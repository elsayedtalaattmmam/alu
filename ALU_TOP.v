==> flow/design.v <==
module ALU_TOP 
#(parameter IN_DATA_WIDTH = 16 ,
            Arith_OUT_WIDTH = IN_DATA_WIDTH + IN_DATA_WIDTH ,  
            LOGIC_OUT_WIDTH = IN_DATA_WIDTH ,
            SHIFT_OUT_WIDTH = IN_DATA_WIDTH ,
            CMP_OUT_WIDTH   = 3 
)( 
input  wire signed [IN_DATA_WIDTH-1:0]  A , B,
input  wire        [3:0]                ALU_FUNC,
input  wire                             RST,CLK,
output wire signed [Arith_OUT_WIDTH-1:0] Arith_OUT,                      
output wire                              Arith_Flag,
output wire                              Carry_OUT,
output wire        [LOGIC_OUT_WIDTH-1:0] Logic_OUT,                      
output wire                              Logic_Flag,
output wire        [SHIFT_OUT_WIDTH-1:0] SHIFT_OUT,                      
output wire                              SHIFT_Flag,
output wire        [CMP_OUT_WIDTH-1:0]   CMP_OUT,                      
output wire                              CMP_Flag
);
wire Arith_Enable;  
wire Logic_Enable;
wire SHIFT_Enable;
wire CMP_Enable;
DECODER_UNIT DECODER(
.IN  (ALU_FUNC[3:2]),
.SHIFT_Enable(SHIFT_Enable),
.Arith_Enable(Arith_Enable),
.Logic_Enable(Logic_Enable),
.CMP_Enable(CMP_Enable)
);
ARITHMETIC_UNIT # ( .IN_DATA_WIDTH(IN_DATA_WIDTH) , .OUT_DATA_WIDTH(Arith_OUT_WIDTH)) ARITHMETIC (
.A(A),
.B(B),
.ALU_FUNC(ALU_FUNC[1:0]),
.RST(RST),
.CLK(CLK),
.Arith_Enable(Arith_Enable),
.Arith_OUT(Arith_OUT),
.Arith_Flag(Arith_Flag),
.Carry_OUT(Carry_OUT)
);
LOGIC_UNIT # ( .IN_DATA_WIDTH(IN_DATA_WIDTH) , .OUT_DATA_WIDTH(LOGIC_OUT_WIDTH)) LOGIC (
.A(A),
.B(B),
.ALU_FUNC(ALU_FUNC[1:0]),
.RST(RST),
.CLK(CLK),
.Logic_Enable(Logic_Enable),
.Logic_OUT(Logic_OUT),
.Logic_Flag(Logic_Flag)
);
SHIFT_UNIT # ( .IN_DATA_WIDTH(IN_DATA_WIDTH) , .OUT_DATA_WIDTH(SHIFT_OUT_WIDTH)) SHIFT (
.A(A),
.B(B),
.ALU_FUNC(ALU_FUNC[1:0]),
.RST(RST),
.CLK(CLK),
.SHIFT_Enable(SHIFT_Enable),
.SHIFT_OUT(SHIFT_OUT),
.SHIFT_Flag(SHIFT_Flag)
);
CMP_UNIT # ( .IN_DATA_WIDTH(IN_DATA_WIDTH) , .OUT_DATA_WIDTH(CMP_OUT_WIDTH)) CMP (
.A(A),
.B(B),
.ALU_FUNC(ALU_FUNC[1:0]),
.RST(RST),
.CLK(CLK),
.CMP_Enable(CMP_Enable),
.CMP_OUT(CMP_OUT),
.CMP_Flag(CMP_Flag)
);
endmodule 
module ARITHMETIC_UNIT # ( parameter IN_DATA_WIDTH = 16 , OUT_DATA_WIDTH = IN_DATA_WIDTH+IN_DATA_WIDTH )(
input  wire signed [IN_DATA_WIDTH-1:0]  A , B,
input  wire        [1:0]                ALU_FUNC,
input  wire                             RST,CLK,
input  wire                             Arith_Enable,                       
output reg  signed [OUT_DATA_WIDTH-1:0] Arith_OUT,                      
output reg                              Carry_OUT,Arith_Flag
);
       reg  [OUT_DATA_WIDTH-1:0] ALU_Arith ;
       reg                       ALU_Carry;
always @ (*)
 begin 
  if ( Arith_Enable )
    begin
     case( ALU_FUNC[1:0] )
      2'b00 : begin 
               {ALU_Carry, ALU_Arith } = A + B ;
                 Arith_Flag = 1'b1;
              end 
      2'b01 : begin 
               {ALU_Carry, ALU_Arith } = A - B ;
                 Arith_Flag = 1'b1; 
              end
      2'b10 : begin 
               {ALU_Carry, ALU_Arith } = A * B ;
		 Arith_Flag = 1'b1; 
              end
      2'b11 : begin 
               {ALU_Carry, ALU_Arith } = A / B ;
		 Arith_Flag = 1'b1;
	      end
     endcase 
    end
  else 
    begin
     ALU_Arith = 16'b0;
     ALU_Carry = 1'b0 ;
     Arith_Flag= 1'b0 ;
    end 
 end 
always @ (posedge CLK , negedge RST )
 if (!RST)
  begin
   Arith_OUT <=16'b0;
   Carry_OUT <= 1'b0; 
  end 
 else 
  begin
   Arith_OUT  <= ALU_Arith;
   Carry_OUT  <= ALU_Carry; 
  end 
endmodule 
module CMP_UNIT # ( parameter IN_DATA_WIDTH = 16 , OUT_DATA_WIDTH = 3 )(
input  wire signed [IN_DATA_WIDTH-1:0]  A , B,
input  wire        [1:0]                ALU_FUNC,
input  wire                             RST,CLK,
input  wire                             CMP_Enable,                       
output reg        [OUT_DATA_WIDTH-1:0]  CMP_OUT,                      
output reg                              CMP_Flag
);
       reg  [OUT_DATA_WIDTH-1:0] ALU_CMP ;
always @ (*)
 begin 
  if ( CMP_Enable )
    begin
               CMP_Flag = 1'b1;
     case( ALU_FUNC[1:0]  )
      2'b00 : begin 
               ALU_CMP = 1'b0  ;
               CMP_Flag = 1'b0;
              end 
      2'b01 : if (A==B)
                   ALU_CMP=16'b01;
              else ALU_CMP=16'b0;
      2'b10 : if (A>B)
                   ALU_CMP=16'b10;
              else ALU_CMP=16'b0;
      2'b11 : if (A<B)
                   ALU_CMP=16'b11;
              else ALU_CMP=16'b0;
     endcase 
    end
  else 
    begin
     ALU_CMP = 16'b0;
     CMP_Flag= 1'b0 ;
    end 
 end 
always @ (posedge CLK , negedge RST )
 if (!RST)
  begin
   CMP_OUT <=16'b0;
  end 
 else 
  begin
   CMP_OUT  <= ALU_CMP; 
  end 
endmodule 
module DECODER_UNIT (
input   wire [1:0] IN,
output  reg        SHIFT_Enable,Arith_Enable,Logic_Enable,CMP_Enable                           
);
always @ (*)
 begin 
    case( IN[1:0] )
      2'b00 : begin
              SHIFT_Enable=1'b0;
              Arith_Enable=1'b1; 
              Logic_Enable=1'b0;
              CMP_Enable  =1'b0;
              end
      2'b01 : begin
              SHIFT_Enable=1'b0;
              Arith_Enable=1'b0;
              Logic_Enable=1'b1; 
              CMP_Enable  =1'b0;
              end
      2'b10 :begin
              SHIFT_Enable=1'b0;
              Arith_Enable=1'b0;
              Logic_Enable=1'b0;
              CMP_Enable  =1'b1; 
              end
      2'b11 : begin
              SHIFT_Enable=1'b1; 
              Arith_Enable=1'b0;
              Logic_Enable=1'b0;
              CMP_Enable  =1'b0;
              end
      default : begin
              SHIFT_Enable=1'b0;
              Arith_Enable=1'b0;
              Logic_Enable=1'b0;
              CMP_Enable  =1'b0;
              end
    endcase 
  end
endmodule
module LOGIC_UNIT # ( parameter IN_DATA_WIDTH = 16 , OUT_DATA_WIDTH = 16 )(
input  wire signed [IN_DATA_WIDTH-1:0]  A , B,
input  wire        [1:0]                ALU_FUNC,
input  wire                             RST,CLK,
input  wire                             Logic_Enable,                       
output reg        [OUT_DATA_WIDTH-1:0]  Logic_OUT,                      
output reg                              Logic_Flag
);
       reg  [OUT_DATA_WIDTH-1:0] ALU_Logic ;
always @ (*)
 begin 
  if ( Logic_Enable )
    begin
     case( ALU_FUNC[1:0] )
      2'b00 : begin 
               ALU_Logic = A & B ;
                 Logic_Flag = 1'b1;
              end 
      2'b01 : begin 
               ALU_Logic = A | B ;
                 Logic_Flag = 1'b1; 
              end
      2'b10 : begin 
               ALU_Logic = ~(A & B) ;
		 Logic_Flag = 1'b1; 
              end
      2'b11 : begin 
               ALU_Logic = ~(A | B) ;
		 Logic_Flag = 1'b1;
	      end
     endcase 
    end
  else 
    begin
     ALU_Logic = 16'b0;
     Logic_Flag= 1'b0 ;
    end 
 end 
always @ (posedge CLK , negedge RST )
 if (!RST)
  begin
   Logic_OUT <=16'b0;
  end 
 else 
  begin
   Logic_OUT  <= ALU_Logic; 
  end 
endmodule 
module SHIFT_UNIT # ( parameter IN_DATA_WIDTH = 16 , OUT_DATA_WIDTH = 16 )(
input  wire signed [IN_DATA_WIDTH-1:0]  A , B,
input  wire        [1:0]                ALU_FUNC,
input  wire                             RST,CLK,
input  wire                             SHIFT_Enable,                       
output reg        [OUT_DATA_WIDTH-1:0]  SHIFT_OUT,                      
output reg                              SHIFT_Flag
);
       reg  [OUT_DATA_WIDTH-1:0] ALU_SHIFT ;
always @ (*)
 begin 
  if ( SHIFT_Enable )
    begin
     case( ALU_FUNC[1:0]  )
      2'b00 : begin 
               ALU_SHIFT = A >> 1 ;
                 SHIFT_Flag = 1'b1;
              end 
      2'b01 : begin 
               ALU_SHIFT = A << 1 ;
                 SHIFT_Flag = 1'b1; 
              end
      2'b10 : begin 
               ALU_SHIFT = B >> 1 ;
		 SHIFT_Flag = 1'b1; 
              end
      2'b11 : begin 
               ALU_SHIFT = B << 1 ;
		 SHIFT_Flag = 1'b1;
	      end
     endcase 
    end
  else 
    begin
     ALU_SHIFT = 16'b0;
     SHIFT_Flag= 1'b0 ;
    end 
 end 
always @ (posedge CLK , negedge RST )
 if (!RST)
  begin
   SHIFT_OUT <=16'b0;
  end 
 else 
  begin
   SHIFT_OUT  <= ALU_SHIFT; 
  end 
endmodule 
# From RTL to reports: ALU_TOP
# Tool output for the design above, in the order of the flow.
# Lines are those of the file above, counted from 1.
# Operators: Yosys type, input widths -> output width; for muxes data width and select width s.
# Not given: --
# setup
design	ALU_TOP
clock_port	CLK
lib	sky130hd
lib_corner	tt_025C_1v80

# Word-level counts
# Yosys after proc, flatten, opt, wreduce and memory -nomap, before mapping. Enables and synchronous resets that opt folds into registers are not counted as muxes. Memory bits, and registers merged into a memory's read port (data or address), are not among the register bits. Print and check cells are not counted. Equal cells are merged and count once.
# word_totals
in_bits	38
regBits	68
# classes
reduce_and_logical	8
addsub	2
mux	22
cmp	2
n_div	1
mul	1
n_eq	7
n_logic	4
# ops
operator	n
$div 16x16->33	1
$mul 16x16->32	1
$pmux 33 s4	1
$pmux 16 s4	2
$not 16->16	2
$mux 32	1
$mux 16	2
$add 16x16->17	1
$sub 16x16->17	1
$gt 16x16->1	1
$lt 16x16->1	1
$eq 16x16->1	1
$and 16x16->16	1
$or 16x16->16	1
$reduce_or 3->1	5
$pmux 3 s4	1
$pmux 1 s2	5
$eq 2x2->1 const B	4
$mux 1	7
$eq 2x1->1 const B	2
$logic_not 2->1	2
$reduce_or 4->1	1
$mux 2	2
$mux 3	1

# Logic depth
# Longest topological path by Yosys (ltp), each cell counted once; first at word level (registers and memories cut), then after technology mapping (sequential cells cut; the memories' decode and read muxes count).
# depth
depth_word	4
abc_area	1
ltp_mapped	599
mapped_depth_nobuf	582

# Synthesis result
# Source: synth_stat.txt of the flow (Yosys; design flattened, memories mapped). It holds for the ABC_AREA given above (unset counts as 0); a run with the other value may have another netlist.
# by_type
cell	n	type_area_um2
sky130_fd_sc_hd__ha_1	695	8695.84
sky130_fd_sc_hd__nand2_1	1772	6.65E+03
sky130_fd_sc_hd__fa_1	264	5.29E+03
sky130_fd_sc_hd__inv_1	1184	4.44E+03
sky130_fd_sc_hd__a21oi_1	578	2.89E+03
sky130_fd_sc_hd__xor2_1	277	2.43E+03
sky130_fd_sc_hd__dfrtp_1	67	1.68E+03
sky130_fd_sc_hd__o21ai_0	312	1.56E+03
sky130_fd_sc_hd__xnor2_1	159	1.39E+03
sky130_fd_sc_hd__nor2_1	363	1.36E+03
sky130_fd_sc_hd__nand3_1	257	1.29E+03
sky130_fd_sc_hd__clkbuf_8	57	784.502
sky130_fd_sc_hd__or2_2	73	456.688
sky130_fd_sc_hd__a21oi_2	46	402.886
sky130_fd_sc_hd__nor3_1	78	390.374
sky130_fd_sc_hd__o21ai_2	44	385.37
sky130_fd_sc_hd__nand2_2	60	375.36
sky130_fd_sc_hd__o21ai_1	75	375.36
# Not listed: further types 74, cells in them 664.
# mapped
flip_flops	67
sequential_area_um2	1676.6
yosys_area_um2	45708.8
cell_count	7025

# Worst setup path after synthesis
# Path of least setup slack by OpenSTA after synthesis, without wires, with an ideal clock, recovery checks aside; 20% of the period is set as input and as output delay. Where synthesis merged equal registers, the netlist keeps one of their names.
# synth_path
path_kind	input-to-reg
startpoint	in B[0]
endpoint	reg ARITHMETIC.Arith_OUT[30]
path_slack_ns	5.018
tclk_ns	96.4
t_first_pin_ns	19.280
driving_pins	573
t_arrival_ns	91.300
delay_ns	72.102
period_less_setup_slack_ns	91.382
# "delay_ns" is the arrival time less input delay plus setup time.
# "driving_pins" counts driving pins, that of a launching flip-flop among them; a cell with two outputs on the path counts twice.
# "period_less_setup_slack_ns" is the clock period less the worst setup slack; recovery checks do not enter. This is arithmetic on one report: input and output delays are still those of the set period (20% each).
# The rows between start and end are the longest chain of elaborated cells between them; the timing report does not say that the signal goes this way. Where chains are equally long, one stands for them.
# A line is the first line of the expression or statement that the cell stems from. Yosys adds cells for indexed reads and writes and turns some case tables into memories.
# synth_via
cell_sequence	sky130_fd_sc_hd__buf_4 sky130_fd_sc_hd__inv_1 sky130_fd_sc_hd__ha_1 sky130_fd_sc_hd__or2_2 sky130_fd_sc_hd__xor2_1 sky130_fd_sc_hd__inv_1 sky130_fd_sc_hd__nor3_1 sky130_fd_sc_hd__nand3_1 sky130_fd_sc_hd__nor2_1 sky130_fd_sc_hd__ha_1 sky130_fd_sc_hd__inv_1 sky130_fd_sc_hd__nor2_1 sky130_fd_sc_hd__nor2_1 sky130_fd_sc_hd__nor2_1 sky130_fd_sc_hd__nand2_2 sky130_fd_sc_hd__inv_1 sky130_fd_sc_hd__o21ai_0 sky130_fd_sc_hd__inv_1 (+537 left out) sky130_fd_sc_hd__nand3_1 sky130_fd_sc_hd__o2111a_1 sky130_fd_sc_hd__nor4_1 sky130_fd_sc_hd__a2111oi_0 sky130_fd_sc_hd__ha_1 sky130_fd_sc_hd__nand2_1 sky130_fd_sc_hd__nor2_1 sky130_fd_sc_hd__inv_1 sky130_fd_sc_hd__nor3_2 sky130_fd_sc_hd__inv_1 sky130_fd_sc_hd__nor2_1 sky130_fd_sc_hd__nand4_1 sky130_fd_sc_hd__inv_2 sky130_fd_sc_hd__nand4_1 sky130_fd_sc_hd__o21ai_1 sky130_fd_sc_hd__xor2_1 sky130_fd_sc_hd__nand2_1 sky130_fd_sc_hd__a31oi_1
elab_chain_cells	3
cells_between	6
# synth_lines
item	line	text
start, declared	8	input  wire signed [IN_DATA_WIDTH-1:0]  A , B,
$div 16x16->33	102	{ALU_Carry, ALU_Arith } = A / B ;
$pmux 33 s4	88	case( ALU_FUNC[1:0] )
$mux 32	86	if ( Arith_Enable )
end, assigned	117	Arith_OUT <=16'b0;
end, assigned	122	Arith_OUT  <= ALU_Arith;
end, declared	79	output reg  signed [OUT_DATA_WIDTH-1:0] Arith_OUT,

# Path in the finished layout
# Path of least setup slack in the final report of run 2 (OpenROAD, finished layout, wires in). Where an end is a register, its clock arrival counts in the times.
# layout_path
path_kind	input-to-reg
startpoint	in B[0]
endpoint	reg ARITHMETIC.Arith_OUT[22]
t_first_pin_ns	19.02
path_slack_ns	4.00
tclk_ns	95.1
driving_pins	556
t_arrival_ns	91.40
# The rows between start and end are the longest chain of elaborated cells between them; the timing report does not say that the signal goes this way. Where chains are equally long, one stands for them.
# layout_via
cell_sequence	sky130_fd_sc_hd__clkdlybuf4s50_1 sky130_fd_sc_hd__buf_6 sky130_fd_sc_hd__clkinvlp_4 sky130_fd_sc_hd__ha_4 sky130_fd_sc_hd__nand3_4 sky130_fd_sc_hd__nand2_8 sky130_fd_sc_hd__nand3_2 sky130_fd_sc_hd__nand2_4 sky130_fd_sc_hd__clkinv_2 sky130_fd_sc_hd__nand2_4 sky130_fd_sc_hd__nor2_4 sky130_fd_sc_hd__nand3_4 sky130_fd_sc_hd__inv_4 sky130_fd_sc_hd__nand3_4 sky130_fd_sc_hd__nor2_4 sky130_fd_sc_hd__ha_4 sky130_fd_sc_hd__inv_2 sky130_fd_sc_hd__nor2_4 (+520 left out) sky130_fd_sc_hd__nand3_1 sky130_fd_sc_hd__o2111a_1 sky130_fd_sc_hd__nor4_1 sky130_fd_sc_hd__a2111oi_2 sky130_fd_sc_hd__ha_2 sky130_fd_sc_hd__nand2_4 sky130_fd_sc_hd__nor2_4 sky130_fd_sc_hd__inv_1 sky130_fd_sc_hd__nor3_2 sky130_fd_sc_hd__inv_2 sky130_fd_sc_hd__nor2_4 sky130_fd_sc_hd__nand4_1 sky130_fd_sc_hd__inv_2 sky130_fd_sc_hd__nand4_1 sky130_fd_sc_hd__buf_4 sky130_fd_sc_hd__nand3_1 sky130_fd_sc_hd__nand3_1 sky130_fd_sc_hd__a31oi_2
elab_chain_cells	3
cells_between	6
# layout_lines
item	line	text
start, declared	8	input  wire signed [IN_DATA_WIDTH-1:0]  A , B,
$div 16x16->33	102	{ALU_Carry, ALU_Arith } = A / B ;
$pmux 33 s4	88	case( ALU_FUNC[1:0] )
$mux 32	86	if ( Arith_Enable )
end, assigned	117	Arith_OUT <=16'b0;
end, assigned	122	Arith_OUT  <= ALU_Arith;
end, declared	79	output reg  signed [OUT_DATA_WIDTH-1:0] Arith_OUT,

# Measured data: module ALU_TOP, platform sky130hd, 2 stored runs of the flow under differing settings, order arbitrary. Input and output delays are each 20% of the period that was set; the output load is 0.01 pF.
# "period_less_ws_ns" means the clock period less the worst setup slack. The figure is calculated, with input and output delays left at 20% of the set period.
# By "critical_path_time_ns" is meant the share of the clock period that the worst setup path is allowed (20% is reserved at inputs, 20% at outputs), minus its slack. Clock arrival times at its registers enter into it.
# Among the settings, . means not set for that run.
# Among the results, . means that no value is shown for the run.
stored run	period_ns	CORE_UTILIZATION	PLACE_DENSITY_LB_ADDON	CORE_ASPECT_RATIO	CORE_MARGIN	CELL_PAD_IN_SITES_DETAIL_PLACEMENT	ABC_AREA	GPL_TIMING_DRIVEN	CAP_MARGIN	SLEW_MARGIN	MAX_ROUTING_LAYER	SETUP_SLACK_MARGIN	TNS_END_PERCENT	CTS_CLUSTER_SIZE	CTS_CLUSTER_DIAMETER	setup_tns_ns	worstSetupSlack_ns	period_less_ws_ns	synthArea_um2	critical_path_time_ns	timing.worst_path_kind	final_die_area_um2	finish.stdcell_area_um2
run 1	89.6	69	0.29	1.16	7	1	1	0	30	0	met4	.	.	.	.	.	.	.	.	.	.	.	.
run 2	95.1	32	0.27	.	2	1	1	.	20	20	.	5.0	85	74	395	0.000	4.003	91.097	45708.8	72.08	input-to-reg	145878.0	57744.1
# Run 1: no results, placement failed with DPL-0033
